==> flow/design.v <==
`timescale 1ns/1ps
module sat_counter #(
    parameter int WIDTH = 8
)(
    input  logic                   clk,
    input  logic                   rst_n,               
    input  logic                   clear,               
    input  logic                   enable,
    input  logic                   up_down_n,           
    input  logic [2:0]             step_size,           
    input  logic [WIDTH-1:0]       count_max,
    output logic [WIDTH-1:0]       count,
    output logic                   count_max_reached,
    output logic                   count_zero_reached
);
    logic [WIDTH-1:0] step;
    assign step = step_size + 1'b1;
    always_ff @(posedge clk or negedge rst_n) begin
        if (!rst_n) begin
            count <= '0;
        end
        else if (clear) begin
            count <= '0;
        end
        else if (enable) begin
            if (up_down_n) begin
                if (count >= count_max)
                    count <= count_max;
                else if (count + step >= count_max)
                    count <= count_max;
                else
                    count <= count + step;
            end
            else begin
                if (count <= step)
                    count <= '0;
                else
                    count <= count - step;
            end
        end
    end
    always_comb begin
        count_max_reached  = (count == count_max);
        count_zero_reached = (count == '0);
    end
endmodule
## Tool chain data of sat_counter

What the tools print for sat_counter, step after step.
Line numbers count from 1 in the design file above.
Library cell names are shortened.
The mark -- stands for no value.

- Top: sat_counter
- Clock input: clk
- Library: sky130hd
- Timing corner: tt_025C_1v80

## After elaboration

Counts by Yosys on the flattened word-level netlist (proc, flatten, opt, wreduce; memories kept). Register bits leave out memories and registers merged into their read ports (data or address). Print and check cells are left out. Cells with the same type and inputs are merged into one.

- Muxes and demuxes: 6
- Reduce/logical cells: 2
- $add $sub $neg: 3
- Order comparisons: 3
- Equal/unequal tests: 1

Operators with widths:

| kind | count |
|---|---|
| 8-bit two-way mux | 6 |
| 8-bit greater-or-equal comparator | 2 |
| 8-bit by 4-bit adder with 8-bit output | 1 |
| 8-bit by 4-bit subtractor with 8-bit output | 1 |
| 8-bit by 4-bit less-or-equal comparator with 1-bit output | 1 |
| 8-bit equality test | 1 |
| 8-bit zero test | 1 |
| 3-bit by 1-bit adder with 4-bit output (second input constant) | 1 |
| 2-bit nonzero test | 1 |

- Register bits after elaboration: 8
- Output and inout bits: 10
- Cells after elaboration: 16
- Input bits: 16

## Depth

Longest topological path by Yosys (ltp), each cell counted once; first at word level (registers and memories cut), then after technology mapping (sequential cells cut; the memories' decode and read muxes count).

- Depth in word-level cells: 8
- ABC_AREA: 0
- Gate-level depth with buffers: 15
- Depth with buffers taken out: 14

## Netlist

The flow's flattened synthesis, as Yosys stat reports it; memories are mapped. The netlist is that of the ABC_AREA named above (0 if unset); the other value can give another one.

- Cell area after synthesis: 1411.4 um^2
- Area of sequential cells: 200.2 um^2
- Flip-flop cells: 8
- Mapped cells: 181
- Buffers: 6

Cell types:

| cell type | count | area in all (um^2) |
|---|---|---|
| ha_1 | 26 | 325.312 |
| dfrtp_1 | 8 | 200.192 |
| inv_1 | 21 | 78.826 |
| a21oi_1 | 12 | 60.058 |
| xnor2_1 | 6 | 52.55 |
| mux2i_1 | 5 | 50.048 |
| o21ai_0 | 10 | 50.048 |
| a211oi_1 | 6 | 45.043 |
| nand2_1 | 12 | 45.043 |
| nor2_1 | 11 | 41.29 |
| fa_1 | 2 | 40.038 |
| nand3_1 | 8 | 40.038 |
| nor2b_1 | 5 | 31.28 |
| o31ai_1 | 4 | 30.029 |
| a221oi_1 | 3 | 26.275 |
| and4_1 | 3 | 26.275 |
| nand4_1 | 4 | 25.024 |
| nand2b_1 | 3 | 18.768 |

Not listed: further types 24, cells in them 32.

## Worst setup path after synthesis

OpenSTA on the mapped netlist: ideal clock, no wires. The path of least setup slack (recovery checks aside). Input and output delay are each 20% of the period. Register names are those of the netlist, which keeps one name where synthesis merged equal registers.

- Path type: in2reg
- From: input port step_size[0]
- To: register count[3]
- Period: 4.61 ns
- Setup time: 0.131 ns
- Path delay: 2.844 ns
- Stages on the path: 14
- Data arrival time: 3.635 ns
- Launch time at the first pin: 0.922 ns
- External input delay: 0.922 ns
- Path slack: 0.844 ns
- Path buffers: 1
- Required time: 4.479 ns
- Synthesis period reached: 3.766 ns

"path delay" is the arrival time less input delay plus setup time.
"stages on the path": output pins that drive a net of the path, with the launching flip-flop's if there is one; two outputs of one cell count as two.
"synthesis period reached" is the clock period less the worst setup slack; recovery checks do not enter. This is arithmetic on one report: input and output delays are still those of the set period (20% each).
Between the ends stands the longest chain of elaborated cells between them, by number of cells; it is not shown to be the way that was timed. Of several equally long chains one is given.
A line is the first line of the expression or statement that the cell stems from. Yosys adds cells for indexed reads and writes and turns some case tables into memories.
At most two assigning lines are given for a register; there are more.

- Cell sequence: ha_1 -> xor2_1 -> ha_1 -> nor2b_1 -> a221o_1 -> nand2_1 -> xnor2_1 -> ha_1 -> a211oi_1 -> o21bai_1 -> nor4_2 -> buf_2 -> mux2i_1 -> a21oi_1
- Cells in the longest elaborated chain: 8
- Elaborated cells on any way between the ends: 11
- Those cells by class: add/sub: 3; compare: 2; mux: 6

RTL lines, path after synthesis:

| item | RTL line | RTL |
|---|---|---|
| from (decl) | 10 | `input  logic [2:0]             step_size,` |
| 3-bit by 1-bit adder with 4-bit output | 17 | `assign step = step_size + 1'b1;` |
| 8-bit by 4-bit adder with 8-bit output | 29 | `else if (count + step >= count_max)` |
| 8-bit greater-or-equal comparator | 29 |  |
| 8-bit two-way mux | 29 |  |
| 8-bit two-way mux | 27 | `if (count >= count_max)` |
| 8-bit two-way mux | 26 | `if (up_down_n) begin` |
| 8-bit two-way mux | 25 | `else if (enable) begin` |
| 8-bit two-way mux | 22 | `else if (clear) begin` |
| to (assign) | 28 | `count <= count_max;` |
| to (assign) | 30 | `count <= count_max;` |
| to (decl) | 12 | `output logic [WIDTH-1:0]       count,` |

## Worst path after layout

Path of least setup slack in the final report of record 1 (OpenROAD, finished layout, wires in). Where an end is a register, its clock arrival counts in the times.

- Path type: in2reg
- From: input port step_size[1]
- To: register count[4]
- Data arrival time: 3.33 ns
- Setup time: 0.10 ns
- Launch time at the first pin: 0.55 ns
- Required time: 2.89 ns
- Stages on the path: 14
- External input delay: 0.55 ns
- Path buffers: 2
- Path slack: -0.44 ns
- Period: 2.73 ns

Between the ends stands the longest chain of elaborated cells between them, by number of cells; it is not shown to be the way that was timed. Of several equally long chains one is given.
At most two assigning lines are given for a register; there are more.

- Cell sequence: buf_8 -> ha_4 -> inv_4 -> fa_2 -> nand2b_4 -> a221oi_2 -> xor2_1 -> ha_1 -> nand4_1 -> a221oi_2 -> nor4_2 -> buf_4 -> mux2i_1 -> a311oi_1
- Cells in the longest elaborated chain: 8
- Elaborated cells on any way between the ends: 11
- Those cells by class: add/sub: 3; compare: 2; mux: 6

RTL lines, path post-layout:

| item | RTL line | RTL |
|---|---|---|
| from (decl) | 10 | `input  logic [2:0]             step_size,` |
| 3-bit by 1-bit adder with 4-bit output | 17 | `assign step = step_size + 1'b1;` |
| 8-bit by 4-bit adder with 8-bit output | 29 | `else if (count + step >= count_max)` |
| 8-bit greater-or-equal comparator | 29 |  |
| 8-bit two-way mux | 29 |  |
| 8-bit two-way mux | 27 | `if (count >= count_max)` |
| 8-bit two-way mux | 26 | `if (up_down_n) begin` |
| 8-bit two-way mux | 25 | `else if (enable) begin` |
| 8-bit two-way mux | 22 | `else if (clear) begin` |
| to (assign) | 28 | `count <= count_max;` |
| to (assign) | 30 | `count <= count_max;` |
| to (decl) | 12 | `output logic [WIDTH-1:0]       count,` |

Subject: flow runs of sat_counter

Hi,

Top module sat_counter; platform sky130hd; tools Yosys and OpenROAD; 2 stored runs in no particular order. Input and output delays are each 20% of the period that was set; the output load is 0.01 pF.
By "clock period reached" is meant the clock period of the run minus its worst setup slack. This is arithmetic on one report: input and output delays are still those of the set period (20% each).
A setting shown as -- is not set for that run.
A result given as -- is not shown for that run.

| name | record 1 | record 2 |
|---|---|---|
| period_ns | 2.73 | 4.38 |
| CAP_MARGIN | 20 | 30 |
| CORE_MARGIN | 2 | 5 |
| CORE_UTILIZATION | 40 | 50 |
| SLEW_MARGIN | 20 | 20 |
| SETUP_SLACK_MARGIN | -- | -0.11 |
| PLACE_DENSITY_LB_ADDON | -- | 0.26 |
| CORE_ASPECT_RATIO | -- | 0.9 |
| CELL_PAD_IN_SITES_DETAIL_PLACEMENT | -- | 2 |
| ABC_AREA | -- | 0 |
| GPL_TIMING_DRIVEN | -- | 1 |
| GPL_ROUTABILITY_DRIVEN | -- | 1 |
| MAX_ROUTING_LAYER | -- | met5 |
| synthesis area (um^2) | 1411.4 | -- |
| full die area (um^2) | 4019.6 | -- |
| utilization in the final report (%) | 67.5 | -- |
| worst setup slack after layout (ns) | -0.440 | -- |
| total negative setup slack (ns) | -3.108 | -- |
| clock period reached (ns) | 3.170 | -- |

Record 2: stopped before the end: placement reported DPL-0033

Regards
